==> flow/design.v <==
module instr_memory(
			input clock,
			input [ 15: 0] addr_a,
			input [ 15: 0] addr_b,
			input [ 15: 0] addr_c,
			input [ 15: 0] addr_d, 
			output reg [ 15: 0] instr_out_a,
			output reg [ 15: 0] instr_out_b,
			output reg [ 15: 0] instr_out_c,
			output reg [ 15: 0] instr_out_d);
			reg [ 15: 0] ram [ 94: 0];
			parameter
		   loada = 16'd3,
			loadb = 16'd5,
			store = 16'd7,
			jumpz = 16'd9,
			jumpn = 16'd13,
			mvr2r1 = 16'd20,
			mvacarp = 16'd23,
			mvacacp = 16'd24,
			mvacbcp = 16'd25,
			incam = 16'd26,
			incan = 16'd27,
			incbn = 16'd28,
			mvamr1 = 16'd29,
			mvanr1 = 16'd30,
			mvbnr1 = 16'd31,
			mvarpac = 16'd32,
			mvacpac = 16'd33,
			mvbcpac = 16'd34,
			mvaaac = 16'd35,
			mvabac = 16'd36,
			mvadac = 16'd37,
			mvacr1 = 16'd38,
			mvacr2 = 16'd39,
			mvr2ac = 16'd40,
			multi = 16'd41,
			add = 16'd42,
			sub = 16'd43,
			rstan = 16'd45,
			rstr2 = 16'd46,
			nop = 16'd47,
			endop = 16'd48;
			initial begin
					ram[0] = 16'd4096+loada; 
					ram[1] = 16'd0; 
					ram[2] = 16'd4096+mvacarp;
					ram[3] = 16'd4096+loada; 
					ram[4] = 16'd2; 
					ram[5] = 16'd4096+mvacacp; 
					ram[6] = 16'd4096+loada; 
					ram[7] = 16'd2; 
					ram[8] = 16'd4096+mvacbcp;
			      ram[9] = 16'd4096+nop;		
					ram[10] = 16'd4096+mvamr1;
					ram[11] = 16'd4096+mvarpac;
					ram[12] = 16'd4096+sub;
					ram[13] = 16'd4096+jumpz;
					ram[14] = 16'd87;
					ram[15] = 16'd8192+loada; 
					ram[16] = 16'd0; 
					ram[17] = 16'd8192+mvacarp;
					ram[18] = 16'd8192+loada; 
					ram[19] = 16'd1; 
					ram[20] = 16'd8192+mvacacp; 
					ram[21] = 16'd8192+loada; 
					ram[22] = 16'd2; 
					ram[23] = 16'd8192+mvacbcp;	
					ram[24] = 16'd8192+incam;
					ram[25] = 16'd8192+mvamr1;
					ram[26] = 16'd8192+mvarpac;
					ram[27] = 16'd8192+sub;
					ram[28] = 16'd8192+jumpz;
					ram[29] = 16'd88;
					ram[30] = 16'd16384+loada; 
					ram[31] = 16'd0; 
					ram[32] = 16'd16384+mvacarp;
					ram[33] = 16'd16384+loada; 
					ram[34] = 16'd1; 
					ram[35] = 16'd16384+mvacacp; 
					ram[36] = 16'd16384+loada; 
					ram[37] = 16'd2; 
					ram[38] = 16'd16384+mvacbcp;		
					ram[39] = 16'd16384+incam;
					ram[40] = 16'd16384+incam;
					ram[41] = 16'd16384+mvamr1;
					ram[42] = 16'd16384+mvarpac;
					ram[43] = 16'd16384+sub;
					ram[44] = 16'd16384+jumpz;
					ram[45] = 16'd89;
					ram[46] = 16'd32768+loada; 
					ram[47] = 16'd0; 
					ram[48] = 16'd32768+mvacarp;
					ram[49] = 16'd32768+loada; 
					ram[50] = 16'd1; 
					ram[51] = 16'd32768+mvacacp; 
					ram[52] = 16'd32768+loada; 
					ram[53] = 16'd2; 
					ram[54] = 16'd32768+mvacbcp;		
					ram[55] = 16'd32768+incam;
					ram[56] = 16'd32768+incam;
					ram[57] = 16'd32768+incam;
					ram[58] = 16'd32768+mvamr1;
					ram[59] = 16'd32768+mvarpac;
					ram[60] = 16'd32768+sub;
					ram[61] = 16'd32768+jumpz;
					ram[62] = 16'd90;
					ram[63] = 16'd61440+mvaaac; 
					ram[64] = 16'd61440+loadb;
					ram[65] = 16'd61440+mvacr1;
					ram[66] = 16'd61440+mvabac;
					ram[67] = 16'd61440+loadb;
					ram[68] = 16'd61440+multi;
					ram[69] = 16'd61440+mvr2r1;
					ram[70] = 16'd61440+add;
					ram[71] = 16'd61440+mvacr2;
					ram[72] = 16'd61440+incan;
					ram[73] = 16'd61440+mvanr1; 
					ram[74] = 16'd61440+mvacpac;
					ram[75] = 16'd61440+sub ;
					ram[76] = 16'd61440+jumpn; 
					ram[77] = 16'd63;
					ram[78] = 16'd61440+store;
					ram[79] = 16'd61440+incbn; 
					ram[80] = 16'd61440+rstan;
					ram[81] = 16'd61440+rstr2;  
					ram[82] = 16'd61440+mvbnr1;
					ram[83] = 16'd61440+mvbcpac; 
					ram[84] = 16'd61440+sub;
					ram[85] = 16'd61440+jumpn;
					ram[86] = 16'd63;
					ram[87] = 16'd4096+endop;
					ram[88] = 16'd8192+endop;
					ram[89] = 16'd16384+endop;
					ram[90] = 16'd32768+endop;
			end
			always @(posedge clock)
					begin
							instr_out_a <= ram[addr_a] ;
							instr_out_b <= ram[addr_b] ;
							instr_out_c <= ram[addr_c] ;
							instr_out_d <= ram[addr_d] ;
				   end
endmodule
== Step by step through the tools: instr_memory ==
What the tools print for instr_memory, step after step.
Line numbers count from 1 in the design file above.
Library cell names are shortened.
Not given: --
Set-up
  top module: instr_memory
  clock port: clock
  standard-cell library: sky130hd
  library corner: tt_025C_1v80

== After elaboration ==
Source: Yosys, flattened and elaborated, memories not mapped. Widths are those after wreduce; folded enables and synchronous resets count as part of the registers. Registers that Yosys merges into a memory's read port (data or address) are not register bits. Print and check cells do not count. Equal cells are merged and count once.
Memory sizes are those after Yosys's memory passes, which may raise the word count (mostly to a power of two), join words into wider ones and drop unused or constant bits.
Bit counts
  bits in registers: 64
  word-level cells: 5
  bits in read-only memories: 1045
  word width x clocked read ports: 44
  output and inout port bits: 64
  memory cells: 1
Memory list
  ram: words 95, width 11, read ports 4, write ports 0, line 11  | reg [ 15: 0] ram [ 94: 0];

== Logic depth ==
Yosys ltp: most cells in a row. Word level: on the elaborated netlist, between registers, memories and ports. Mapped: between sequential cells and ports; inverters and the memories' decode and read muxes count.
Depth
  depth after elaboration: 0
  ABC_AREA: 0
  mapped depth: 9
  gate-level depth less buffers: 7

== Synthesis result ==
Yosys stat after the flow's synthesis: flattened, memories mapped to cells. It holds for the ABC_AREA given above (unset counts as 0); a run with the other value may have another netlist.
Mapped netlist
  buffer cells: 106
  mapped flip-flops: 44
  cells in the netlist: 832
  mapped area: 5735.5 um2
Cell types
  dfxtp_1: number 44, total area 880.845 um2
  ha_1: number 35, total area 437.92 um2
  o21ai_0: number 71, total area 355.341 um2
  a21oi_1: number 68, total area 340.326 um2
  nand2_1: number 66, total area 247.738 um2
  nor2_1: number 61, total area 228.97 um2
  nor2b_1: number 32, total area 200.192 um2
  nand2b_1: number 31, total area 193.936 um2
  a211oi_1: number 25, total area 187.68 um2
  buf_2: number 36, total area 180.173 um2
  clkbuf_1: number 46, total area 172.666 um2
  buf_4: number 22, total area 165.158 um2
  mux2i_1: number 16, total area 160.154 um2
  nand3_1: number 29, total area 145.139 um2
  a31oi_1: number 22, total area 137.632 um2
  o211ai_1: number 17, total area 127.622 um2
  o31ai_1: number 15, total area 112.608 um2
  inv_1: number 27, total area 101.347 um2
Not listed: further types 58, cells in them 169.

== Timing after synthesis ==
Path of least setup slack by OpenSTA after synthesis, without wires, with an ideal clock, recovery checks aside; 20% of the period is set as input and as output delay. Where synthesis merged equal registers, the netlist keeps one of their names.
Timing post-synthesis
  path type: input-to-reg
  start point: input addr_a[1]
  end point: register instr_out_a[4]
  external input delay: 588 ps
  slack: 593 ps
  stages on the path: 9
  setup time: 122 ps
  clock period: 2940 ps
  delay of the path: 1759 ps
  data arrival time: 2225 ps
  synthesis period reached: 2347 ps
"delay of the path" = arrival - input delay + setup time.
"stages on the path": output pins that drive a net of the path, with the launching flip-flop's if there is one; two outputs of one cell count as two.
"synthesis period reached" = period - worst setup slack (recovery checks aside). The figure is calculated, with input and output delays left at 20% of the set period.
Between the ends, post-synthesis
  path through: buf_2 > inv_1 > ha_1 > clkbuf_1 > nand2b_1 > and3_1 > a211oi_1 > a31oi_1 > o32a_1
Ends and longest elaborated chain, post-synthesis
  start, declared: line 3  | input [ 15: 0] addr_a,
  end, declared: line 7  | output reg [ 15: 0] instr_out_a,
No chain of elaborated cells between the ends is given.

== Timing after layout ==
From the final timing report of job 1: the path of least setup slack in the routed layout; clock arrival at registers is part of the times.
The path's times are printed in steps of 10 ps; the period is the one set.
Timing after layout
  path type: input-to-reg
  start point: input addr_d[0]
  end point: register instr_out_d[1]
  data arrival time: 2570 ps
  setup time: 50 ps
  slack: 490 ps
  external input delay: 560 ps
  stages on the path: 7
  clock period: 2810 ps
Between the ends, after layout
  path through: clkdlybuf4s50_1 > buf_4 > ha_1 > inv_1 > mux4_2 > o221ai_1 > o31a_1
Ends and longest elaborated chain, after layout
  start, declared: line 6  | input [ 15: 0] addr_d,
  end, declared: line 10  | output reg [ 15: 0] instr_out_d);
No chain of elaborated cells between the ends is given.

# Flow runs of instr_memory

2 stored runs of instr_memory in the flow (synthesis by Yosys, layout by OpenROAD, sky130hd cells), in arbitrary order. Constraints: input delay and output delay 20% of the set period each, output load 0.01 pF.
"achieved clock period": clock period set for the run, less the worst setup slack. It is reckoned from that one timing run; input and output delays stay at 20% of the period that was set.
By "power" is meant OpenSTA's value without simulated activity: inputs other than the clock are taken to toggle once in ten clock periods, and the tool carries that through the logic.

Job 1
==> flow/run.sh <==
#!/bin/bash
# the make line also repeats the synthesis and layout settings of config.mk as NAME=value (left out here)
make -C /OpenROAD-flow-scripts/flow DESIGN_CONFIG=/design/flow/config.mk WORK_HOME=/design/flow/orfs CLKGATE_MAP_FILE= finish
==> flow/config.mk <==
export PLATFORM = sky130hd
export DESIGN_NAME = instr_memory
export DESIGN_NICKNAME = instr_memory
export VERILOG_FILES = /design/flow/design.v
export SDC_FILE = /design/flow/constraint.sdc
export NUM_CORES = 4
export LEC_CHECK = 0
export CAP_MARGIN = 20
export CORE_MARGIN = 2
export CORE_UTILIZATION = 40
export SLEW_MARGIN = 20
==> flow/constraint.sdc <==
create_clock -name core_clock -period 2.81 [get_ports {clock}]
set_input_delay 0.5620 -clock core_clock [delete_from_list [all_inputs] [get_ports {clock}]]
set_output_delay 0.5620 -clock core_clock [all_outputs]
set_load 0.01 [all_outputs]

==> results of job 1 <==
chip area after synthesis (Yosys): 5735.5 um2
die area: 15312.8 um2
standard-cell area of the final layout: 6870.3 um2
utilization: 49.3%
worst setup slack after layout: 485 ps
worst hold slack: 1004 ps
power: 0.00239 W
achieved clock period: 2325 ps

Job 2
==> flow/run.sh <==
#!/bin/bash
# the make line also repeats the synthesis and layout settings of config.mk as NAME=value (left out here)
make -C /OpenROAD-flow-scripts/flow DESIGN_CONFIG=/design/flow/config.mk WORK_HOME=/design/flow/orfs CLKGATE_MAP_FILE= finish
==> flow/config.mk <==
export PLATFORM = sky130hd
export DESIGN_NAME = instr_memory
export DESIGN_NICKNAME = instr_memory
export VERILOG_FILES = /design/flow/design.v
export SDC_FILE = /design/flow/constraint.sdc
export NUM_CORES = 4
export LEC_CHECK = 0
export CAP_MARGIN = 20
export CELL_PAD_IN_SITES_DETAIL_PLACEMENT = 1
export CORE_MARGIN = 2
export CORE_UTILIZATION = 69
export GPL_ROUTABILITY_DRIVEN = 1
export MIN_ROUTING_LAYER = met2
export PLACE_DENSITY_LB_ADDON = 0.11
export SLEW_MARGIN = 15
==> flow/constraint.sdc <==
create_clock -name core_clock -period 1.87 [get_ports {clock}]
set_input_delay 0.3740 -clock core_clock [delete_from_list [all_inputs] [get_ports {clock}]]
set_output_delay 0.3740 -clock core_clock [all_outputs]
set_load 0.01 [all_outputs]

==> results of job 2 <==
did not finish, placement stopped with DPL-0033
